==> flow/design.v <==
module stayMode(clk, clk2H, openit, number, tube, stay, running, ware, seg_data, normal); 
	input clk;
	input clk2H;
	input openit; 
	input [3:0] seg_data;
	input normal;
	output [6:0] number; 
	output [7:0] tube; 
	output reg stay; 
	output reg running; 
	output reg ware = 0; 
	reg [3:0] times = 0; 
	reg [8:0] seg [9:0];
	reg [3:0] gooo;
	initial
	    begin
         seg[0] = 9'h3f; 
	      seg[1] = 9'h06; 
	      seg[2] = 9'h5b; 
	      seg[3] = 9'h4f; 
	      seg[4] = 9'h66; 
	      seg[5] = 9'h6d; 
	      seg[6] = 9'h7d; 
	      seg[7] = 9'h07; 
	      seg[8] = 9'h7f; 
	      seg[9] = 9'h6f; 
			gooo = 4'b1000;
        end
	always @ (posedge clk2H) begin 
		if(openit)
			if(times > 4'b0111) begin 
				ware <= 0;
				stay <= 1;
				running <= 0;
				gooo <= 0;
			end
			else begin
				times <= times + 1;
				running <= 1;
				ware <= ~ware;
			end
		else begin 
			gooo <= 4'b1000;
			times <= 0;
			ware <= 0;
			running <= 0;
			stay <= 0;
		end
	end
	assign tube = ~{ware,ware,ware,ware|normal,ware,ware,ware,ware};
	assign number = seg[seg_data|gooo];
endmodule
---- Tool chain data of stayMode ----
Tool output for the design above, in the order of the flow.
Line numbers count from 1 in the design file above.
Cell names lack the library's common part.
A cell with - has no value.
design
  top module .............................. stayMode
  clock input ............................. clk2H
  library ................................. sky130hd
  timing corner ........................... tt_025C_1v80

---- Elaborated design ----
Yosys after proc, flatten, opt, wreduce and memory -nomap, before mapping. Enables and synchronous resets that opt folds into registers are not counted as muxes. Memory bits, and registers merged into a memory's read port (data or address), are not among the register bits. Print and check cells are not counted. Equal cells are merged and count once.
Yosys's memory passes give these memory sizes; they may raise the number of words (mostly to a power of two), join words into wider ones and drop unused or constant bits.
bit counts
  register bits ........................... 8
  bits in read-only memories .............. 70
  memories kept ........................... 1
  input bits .............................. 8
  output and inout bits ................... 18
  word-level cells ........................ 15
cells by class
  $add $sub $neg .......................... 1
  $lt $le $gt $ge ......................... 1
  muxes and demuxes ....................... 1
  bitwise logic cells ..................... 5
  reduce/logical cells .................... 1
memories
  name  depth  bits a word  rd ports  write ports  RTL line  RTL
  seg   10     7            1         0            13        reg [8:0] seg [9:0];
operators with widths
  cell                                         number
  NOT 8 bit                                    1
  adder 4 x 1 -> 4 bit with constant B         1
  > comparator 4 x 3 -> 1 bit with constant B  1
  bitwise OR 4 bit                             1
  NOT 1 bit                                    2
  OR reduction 2 bit                           1
  bitwise OR 1 bit                             1
  two-way mux 1 bit                            1

---- Logic depth ----
Yosys ltp: most cells in a row. Word level: on the elaborated netlist, between registers, memories and ports. Mapped: between sequential cells and ports; inverters and the memories' decode and read muxes count.
logic depth
  depth in word-level cells ............... 2
  ABC_AREA ................................ 0
  mapped depth ............................ 5
  mapped depth without buffers ............ 5

---- Netlist ----
The flow's flattened synthesis, as Yosys stat reports it; memories are mapped. The netlist is that of the ABC_AREA named above (0 if unset); the other value can give another one.
mapped netlist
  standard cells after synthesis .......... 55
  cell area after synthesis ............... 506.7 µm²
  sequential part of the area ............. 160.2 µm²
  mapped flip-flops ....................... 8
  buffer cells ............................ 7
cell types
  cell type  number  area in all (µm²)
  dfxtp_1    8       160.154
  ha_1       7       87.584
  buf_4      6       45.043
  o21ai_0    6       30.029
  and2_1     4       25.024
  nor2b_1    4       25.024
  inv_1      6       22.522
  xnor2_1    2       17.517
  o21a_1     2       15.014
  nand2b_4   1       13.763
  buf_6      1       11.261
  nor2_4     1       11.261
  mux2i_1    1       10.01
  nand3_1    2       10.01
  o22a_1     1       8.758
  nor2_1     2       7.507
  a31oi_1    1       6.256

---- Timing after synthesis ----
Source: OpenSTA report_checks on the synthesized netlist (no wires, ideal clock, input and output delay 20% of the period each), path of least setup slack; recovery checks are left aside. Register names are those of the netlist, which keeps one name where synthesis merged equal registers.
path after synthesis
  path kind ............................... input-to-output
  start point ............................. input port seg_data[0]
  end point ............................... output port number[3]
  clock period ............................ 1.74 ns
  external input delay .................... 0.348 ns
  output delay ............................ 0.348 ns
  time at the first pin ................... 0.348 ns
  arrival ................................. 1.014 ns
  data required time ...................... 1.392 ns
  path slack .............................. 0.378 ns
  path delay .............................. 0.666 ns
  stages .................................. 4
  path buffers ............................ 0
  period reached after synthesis .......... 1.362 ns
"path delay" is the arrival time less input delay plus setup time.
At an output port there is no setup time.
"stages": output pins that drive a net of the path, with the launching flip-flop's if there is one; two outputs of one cell count as two.
"period reached after synthesis" = period - worst setup slack (recovery checks aside). The figure is calculated, with input and output delays left at 20% of the set period.
Between the ends stands the longest chain of elaborated cells between them, by number of cells; it is not shown to be the way that was timed. Of several equally long chains one is given.
Each line given opens the expression or statement behind the cell; cells for indexed reads and writes are added by Yosys, which also makes memories of some case tables.
A memory read counts as a cell of the chain, while the word-level depth stops at memories.
on the way, after synthesis
  cells stage by stage .................... inv_1 -> ha_1 -> nor2_1 -> o21ai_0
  length of the longest elaborated chain .. 2
  elaborated cells between the ends (all ways) .. 2
  RTL lines with such cells ............... 2
  classes of those cells .................. logic (1); memory (1)
RTL lines, path after synthesis
  item                 RTL line  RTL
  start, declared      5         input [3:0] seg_data;
  bitwise OR 4 bit     51        assign number = seg[seg_data|gooo];
  memory (10 x 7 bit)  13        reg [8:0] seg [9:0];
  end, declared        7         output [6:0] number;

---- Path in the finished layout ----
From the final timing report of flow run 2: the path of least setup slack in the routed layout; clock arrival at registers is part of the times.
path after layout
  path kind ............................... reg-to-output
  start point ............................. register gooo[3]
  end point ............................... output port number[5]
  clock period ............................ 0.862 ns
  output delay ............................ 0.17 ns
  time at the first pin ................... 0.25 ns
  arrival ................................. 1.12 ns
  data required time ...................... 0.69 ns
  path slack .............................. -0.43 ns
  stages .................................. 5
  path buffers ............................ 1
Between the ends stands the longest chain of elaborated cells between them, by number of cells; it is not shown to be the way that was timed. Of several equally long chains one is given.
A memory read counts as a cell of the chain, while the word-level depth stops at memories.
on the way, after layout
  cells stage by stage .................... dfxtp_2 -> nor2_4 -> o21a_1 -> o21ai_2 -> buf_2
  length of the longest elaborated chain .. 2
  elaborated cells between the ends (all ways) .. 2
  RTL lines with such cells ............... 2
  classes of those cells .................. logic (1); memory (1)
RTL lines, path after layout
  item                 RTL line  RTL
  start, declared      14        reg [3:0] gooo;
  start, assigned      35        gooo <= 0;
  start, assigned      43        gooo <= 4'b1000;
  bitwise OR 4 bit     51        assign number = seg[seg_data|gooo];
  memory (10 x 7 bit)  13        reg [8:0] seg [9:0];
  end, declared        7         output [6:0] number;

Hand-over note for stayMode

2 stored runs of stayMode in the flow (synthesis by Yosys, layout by OpenROAD, sky130hd cells), in arbitrary order. Constraints: input delay and output delay 20% of the set period each, output load 0.01 pF.
"achieved clock period (ns)" is the run's clock period less its worst setup slack. It is reckoned from that one timing run; input and output delays stay at 20% of the period that was set.
"worst setup path time (ns)" is the time allowed to the run's worst setup path (the clock period less input and output delay, where it has them) less its slack. Clock arrival times count: a late capture clock shortens it, a late launch clock lengthens it.
"finish__power__total" is the tool's figure for a default switching activity; nothing was simulated.

Flow files of flow run 1
==> flow/run.sh <==
#!/bin/bash
# the make line also repeats the synthesis and layout settings of config.mk as NAME=value (left out here)
make -C /OpenROAD-flow-scripts/flow DESIGN_CONFIG=/design/flow/config.mk WORK_HOME=/design/flow/orfs CLKGATE_MAP_FILE= finish
==> flow/config.mk <==
export PLATFORM = sky130hd
export DESIGN_NAME = stayMode
export DESIGN_NICKNAME = stayMode
export VERILOG_FILES = /design/flow/design.v
export SDC_FILE = /design/flow/constraint.sdc
export NUM_CORES = 4
export LEC_CHECK = 0
export CAP_MARGIN = 20
export CELL_PAD_IN_SITES_GLOBAL_PLACEMENT = 0
export CORE_ASPECT_RATIO = 0.55
export CORE_MARGIN = 2
export CORE_UTILIZATION = 55
export CTS_CLUSTER_SIZE = 50
export PLACE_DENSITY_LB_ADDON = 0.09
export SLEW_MARGIN = 20
==> flow/constraint.sdc <==
create_clock -name core_clock -period 1.38 [get_ports {clk2H}]
set_input_delay 0.2760 -clock core_clock [delete_from_list [all_inputs] [get_ports {clk2H}]]
set_output_delay 0.2760 -clock core_clock [all_outputs]
set_load 0.01 [all_outputs]

report of flow run 1: did not finish, floorplan, PDN-0185

Flow files of flow run 2
==> flow/run.sh <==
#!/bin/bash
# the make line also repeats the synthesis and layout settings of config.mk as NAME=value (left out here)
make -C /OpenROAD-flow-scripts/flow DESIGN_CONFIG=/design/flow/config.mk WORK_HOME=/design/flow/orfs CLKGATE_MAP_FILE= finish
==> flow/config.mk <==
export PLATFORM = sky130hd
export DESIGN_NAME = stayMode
export DESIGN_NICKNAME = stayMode
export VERILOG_FILES = /design/flow/design.v
export SDC_FILE = /design/flow/constraint.sdc
export NUM_CORES = 4
export LEC_CHECK = 0
export CAP_MARGIN = 25
export CELL_PAD_IN_SITES_DETAIL_PLACEMENT = 1
export CORE_MARGIN = 8
export CORE_UTILIZATION = 31
export CTS_CLUSTER_SIZE = 11
export GPL_ROUTABILITY_DRIVEN = 1
export MAX_ROUTING_LAYER = met5
export MIN_ROUTING_LAYER = met1
export PLACE_DENSITY_LB_ADDON = 0.17
export SETUP_SLACK_MARGIN = 0.0
export SLEW_MARGIN = 20
==> flow/constraint.sdc <==
create_clock -name core_clock -period 0.862 [get_ports {clk2H}]
set_input_delay 0.1724 -clock core_clock [delete_from_list [all_inputs] [get_ports {clk2H}]]
set_output_delay 0.1724 -clock core_clock [all_outputs]
set_load 0.01 [all_outputs]

report of flow run 2
yosys chip area after synthesis (um^2): 506.7
finish__design__die__area: 3184.3
finish__design__instance__area__stdcell: 910.9
finish__design__instance__utilization: 0.5977
finish__timing__setup__ws: -0.427
finish__timing__setup__tns: -4.582
finish__timing__hold__ws: 0.200
finish__power__total: 1.017e-03
achieved clock period (ns): 1.289
worst setup path time (ns): 1.12
worst setup path kind: reg-to-output

End of note.
